==> flow/design.v <==
module Twiddle_Address(
  input         clock,
  input         reset,
  input  [1:0]  io_row,
  input         io_ready,
  input  [31:0] io_counter,
  output [31:0] io_address
);
  reg [31:0] j;  
  reg [31:0] k;  
  wire [4:0] _GEN_1 = 2'h3 == io_row ? 5'h1f : 5'h0;  
  wire [9:0] _GEN_2 = 2'h2 == io_row ? 10'h3ff : {{5'd0}, _GEN_1};  
  wire [14:0] _GEN_3 = 2'h1 == io_row ? 15'h7ff9 : {{5'd0}, _GEN_2};  
  wire [31:0] _T_5 = io_counter - 32'h1;  
  wire [31:0] repeat_ = {{17'd0}, _GEN_3};  
  wire [31:0] _k_T_1 = k + 32'h1;  
  wire [31:0] _j_T_1 = j + 32'h1;  
  assign io_address = j;  
  always @(posedge clock) begin
    if (reset) begin  
      j <= 32'h0;  
    end else if (io_ready) begin  
      if (j < _T_5) begin  
        if (!(k < repeat_)) begin  
          j <= _j_T_1;  
        end
      end else begin
        j <= 32'h0;  
      end
    end
    if (reset) begin  
      k <= 32'h0;  
    end else if (io_ready) begin  
      if (j < _T_5) begin  
        if (k < repeat_) begin  
          k <= _k_T_1;  
        end else begin
          k <= 32'h0;  
        end
      end
    end
  end
endmodule
Reports on Twiddle_Address. What the tools print for Twiddle_Address, step after step. Line numbers count from 1 in the design file above. Operators carry their Yosys type and port widths (W data, S select, Z words). Cell names lack the library's common part. A cell with -- has no value.

Top: Twiddle_Address. Clock port: clock. Standard-cell library: sky130hd. Corner: tt_025C_1v80.

Word-level counts. Yosys after proc, flatten, opt, wreduce and memory -nomap, before mapping. Memory bits, and registers merged into a memory's read port (data or address), are not among the register bits. Print and check cells are not counted. Equal cells are merged and count once.

The entry for flip-flop bits (word level) reads 64.

The figure for equality and inequality tests is 4. For multiplexer cells the number is 6. Reductions and logical operators: 2. The figure for add/subtract/negate cells is 3. Magnitude comparators: 2.

Operators by type and width (count): $mux W32 (3); $add A32 B1 Y32 const B (2); $sub A32 B1 Y32 const B (1); $lt A32 B15 Y1 (1); $lt A32 B32 Y1 (1); $mux W15 (1); $mux W10 (1); $mux W5 (1); $eq A2 B2 Y1 const A (2); $reduce_and A2 Y1 (2); $eq A1 B2 Y1 const A (1); $ne A2 B2 Y1 const B (1).

Depth. Longest topological path by Yosys (ltp), each cell counted once; first at word level (registers and memories cut), then after technology mapping (sequential cells cut; the memories' decode and read muxes count).

For word-level depth the number is 7. Under ABC_AREA stands 1. Under gate-level depth with buffers stands 25. The entry for depth with buffers taken out reads 25.

Mapped cells and area. The flow's flattened synthesis, as Yosys stat reports it; memories are mapped. The netlist is that of the ABC_AREA named above (0 if unset); the other value can give another one.

Cell types: dfxtp_1 (count 64, area in all 1.28E+03 sq um); nand2_1 (count 192, area in all 720.691 sq um); ha_1 (count 50, area in all 625.6 sq um); nor2_1 (count 122, area in all 457.939 sq um); xor2_1 (count 43, area in all 376.611 sq um); inv_1 (count 87, area in all 326.563 sq um); a21oi_1 (count 52, area in all 260.25 sq um); nand3_1 (count 43, area in all 215.206 sq um); nand4_1 (count 32, area in all 200.192 sq um); xnor2_1 (count 18, area in all 157.651 sq um); nor3_1 (count 27, area in all 135.13 sq um); nor3_4 (count 3, area in all 48.797 sq um); o21ai_0 (count 9, area in all 45.043 sq um); clkbuf_1 (count 11, area in all 41.29 sq um); nor2_2 (count 6, area in all 37.536 sq um); o21ai_1 (count 7, area in all 35.034 sq um); nand2_4 (count 3, area in all 33.782 sq um); nand2_2 (count 5, area in all 31.28 sq um).

Other cell types: 19; their cells: 43.

The figure for cells in the netlist is 817. The entry for mapped area reads 5365.1 sq um. The entry for flip-flop cells reads 64. Sequential area: 1281.2 sq um.

Path before layout. Source: OpenSTA report_checks on the synthesized netlist (no wires, ideal clock, input and output delay 20% of the period each), path of least setup slack; recovery checks are left aside. Register names are those of the netlist, which keeps one name where synthesis merged equal registers.

Path type: input -> register. Start: in io_counter[0]. End: reg j[10]. The figure for delay of the path is 2805 ps. For stages the number is 21. Under period stands 4390 ps. The figure for launch time at the first pin is 878 ps. The entry for external input delay reads 878 ps. For arrival the number is 3570 ps. The figure for buffers on the path is 1. Path slack: 707 ps. Library setup time: 113 ps. Synthesis period reached: 3683 ps.

"delay of the path" = arrival - input delay + setup time. "stages" counts driving pins, that of a launching flip-flop among them; a cell with two outputs on the path counts twice. "synthesis period reached" = period - worst setup slack (recovery checks aside). The figure is calculated, with input and output delays left at 20% of the set period. Between the ends stands the longest chain of elaborated cells between them, by number of cells; it is not shown to be the way that was timed. Of several equally long chains one is given. A line is the first line of the expression or statement that the cell stems from. Yosys adds cells for indexed reads and writes and turns some case tables into memories. At most two assigning lines are given for a register; there are more.

Cells stage by stage: inv_1 ha_1 nand2_2 nor3_4 nand2_2 nor3_4 nand4_1 nor2_2 nand3_1 xor2_1 ha_1 nand2_1 nor2_1 nand2_1 nor4_4 nand2_4 nand3_2 nand2_4 buf_6 o21ai_1 nor2_1. Length of the longest elaborated chain: 4. The figure for elaborated cells between the ends (all ways) is 5.

RTL lines, path post-synthesis: start, declared (RTL line 6) `input  [31:0] io_counter,`; $sub A32 B1 Y32 (RTL line 14) `wire [31:0] _T_5 = io_counter - 32'h1;`; $lt A32 B32 Y1 (RTL line 23) `if (j < _T_5) begin`; $ne A2 B2 Y1; $reduce_and A2 Y1; end, assigned (RTL line 21) `j <= 32'h0;`; end, assigned (RTL line 25) `j <= _j_T_1;`; end, declared (RTL line 9) `reg [31:0] j;`.

Path in the finished layout. From the final timing report of flow run A: the path of least setup slack in the routed layout; clock arrival at registers is part of the times. The report prints the path's times to 10 ps; the period is as set.

Path type: input -> register. Start: in io_counter[0]. End: reg k[14]. The figure for buffers on the path is 2. Under period stands 5120 ps. Library setup time: 80 ps. The figure for launch time at the first pin is 1020 ps. Path slack: 560 ps. The entry for external input delay reads 1020 ps. For stages the number is 24. For arrival the number is 4830 ps.

Between the ends stands the longest chain of elaborated cells between them, by number of cells; it is not shown to be the way that was timed. Of several equally long chains one is given. At most two assigning lines are given for a register; there are more.

Cells stage by stage: clkdlybuf4s50_1 inv_1 ha_1 nand2_2 nor3_4 nand2_2 nor3_4 nand4_1 nor2_2 nand3_1 xor2_1 ha_1 nand2_1 nor2_1 nand2_1 inv_1 nand2_1 nand3_1 inv_2 nand2_2 nor2_2 buf_4 nand2_1 a21oi_1. Length of the longest elaborated chain: 3. The figure for elaborated cells between the ends (all ways) is 3.

RTL lines, path post-layout: start, declared (RTL line 6) `input  [31:0] io_counter,`; $sub A32 B1 Y32 (RTL line 14) `wire [31:0] _T_5 = io_counter - 32'h1;`; $lt A32 B32 Y1 (RTL line 34) `if (j < _T_5) begin`; $reduce_and A2 Y1; end, assigned (RTL line 32) `k <= 32'h0;`; end, assigned (RTL line 36) `k <= _k_T_1;`; end, declared (RTL line 10) `reg [31:0] k;`.

FLOW RESULTS
============

2 stored runs of Twiddle_Address in the flow (synthesis by Yosys, layout by OpenROAD, sky130hd cells), in arbitrary order. Constraints: input delay and output delay 20% of the set period each, output load 0.01 pF. "achieved period" means the clock period less the worst setup slack. The figure is calculated, with input and output delays left at 20% of the set period. By "worst setup path time" is meant the share of the clock period that the worst setup path is allowed (20% is reserved at inputs, 20% at outputs), minus its slack. Clock arrival times at its registers enter into it. "worst setup path time" is given in steps of 10 ps.

Files of flow run A:
==> flow/run.sh <==
#!/bin/bash
# the make line also repeats the synthesis and layout settings of config.mk as NAME=value (left out here)
make -C /OpenROAD-flow-scripts/flow DESIGN_CONFIG=/design/flow/config.mk WORK_HOME=/design/flow/orfs CLKGATE_MAP_FILE= finish
==> flow/config.mk <==
export PLATFORM = sky130hd
export DESIGN_NAME = Twiddle_Address
export DESIGN_NICKNAME = Twiddle_Address
export VERILOG_FILES = /design/flow/design.v
export SDC_FILE = /design/flow/constraint.sdc
export NUM_CORES = 4
export LEC_CHECK = 0
export ABC_AREA = 1
export CAP_MARGIN = 5
export CELL_PAD_IN_SITES_DETAIL_PLACEMENT = 1
export CELL_PAD_IN_SITES_GLOBAL_PLACEMENT = 0
export CORE_ASPECT_RATIO = 0.64
export CORE_MARGIN = 2
export CORE_UTILIZATION = 37
export CTS_CLUSTER_SIZE = 88
export MAX_ROUTING_LAYER = met4
export PLACE_DENSITY_LB_ADDON = 0.13
export SLEW_MARGIN = 25
export TNS_END_PERCENT = 60
==> flow/constraint.sdc <==
create_clock -name core_clock -period 5.12 [get_ports {clock}]
set_input_delay 1.0240 -clock core_clock [delete_from_list [all_inputs] [get_ports {clock}]]
set_output_delay 1.0240 -clock core_clock [all_outputs]
set_load 0.01 [all_outputs]

Results of flow run A. The standard-cell area after layout stands at 6585.1 sq um. The total die area comes to 15503.8 sq um. The worst setup path time is 3540 ps. Worst setup path kind: input -> register. The achieved period reads 4564 ps. The synthesis area stands at 5365.1 sq um. The worst slack on setup checks is 556 ps.

Files of flow run B:
==> flow/run.sh <==
#!/bin/bash
# the make line also repeats the synthesis and layout settings of config.mk as NAME=value (left out here)
make -C /OpenROAD-flow-scripts/flow DESIGN_CONFIG=/design/flow/config.mk WORK_HOME=/design/flow/orfs CLKGATE_MAP_FILE= finish
==> flow/config.mk <==
export PLATFORM = sky130hd
export DESIGN_NAME = Twiddle_Address
export DESIGN_NICKNAME = Twiddle_Address
export VERILOG_FILES = /design/flow/design.v
export SDC_FILE = /design/flow/constraint.sdc
export NUM_CORES = 4
export LEC_CHECK = 0
export ABC_AREA = 0
export CAP_MARGIN = 20
export CORE_ASPECT_RATIO = 0.83
export CORE_MARGIN = 5
export CORE_UTILIZATION = 57
export CTS_CLUSTER_DIAMETER = 314
export CTS_CLUSTER_SIZE = 11
export GPL_TIMING_DRIVEN = 0
export MAX_ROUTING_LAYER = met5
export PLACE_DENSITY_LB_ADDON = 0.29
export SETUP_SLACK_MARGIN = 0.06
export SLEW_MARGIN = 20
==> flow/constraint.sdc <==
create_clock -name core_clock -period 4.19 [get_ports {clock}]
set_input_delay 0.8380 -clock core_clock [delete_from_list [all_inputs] [get_ports {clock}]]
set_output_delay 0.8380 -clock core_clock [all_outputs]
set_load 0.01 [all_outputs]

Results of flow run B. The standard-cell area after layout stands at 7170.6 sq um. The total die area comes to 10349.2 sq um. The worst setup path time is 3810 ps. Worst setup path kind: input -> register. The achieved period reads 4646 ps. The synthesis area stands at 4792.1 sq um. The worst slack on setup checks is -456 ps.
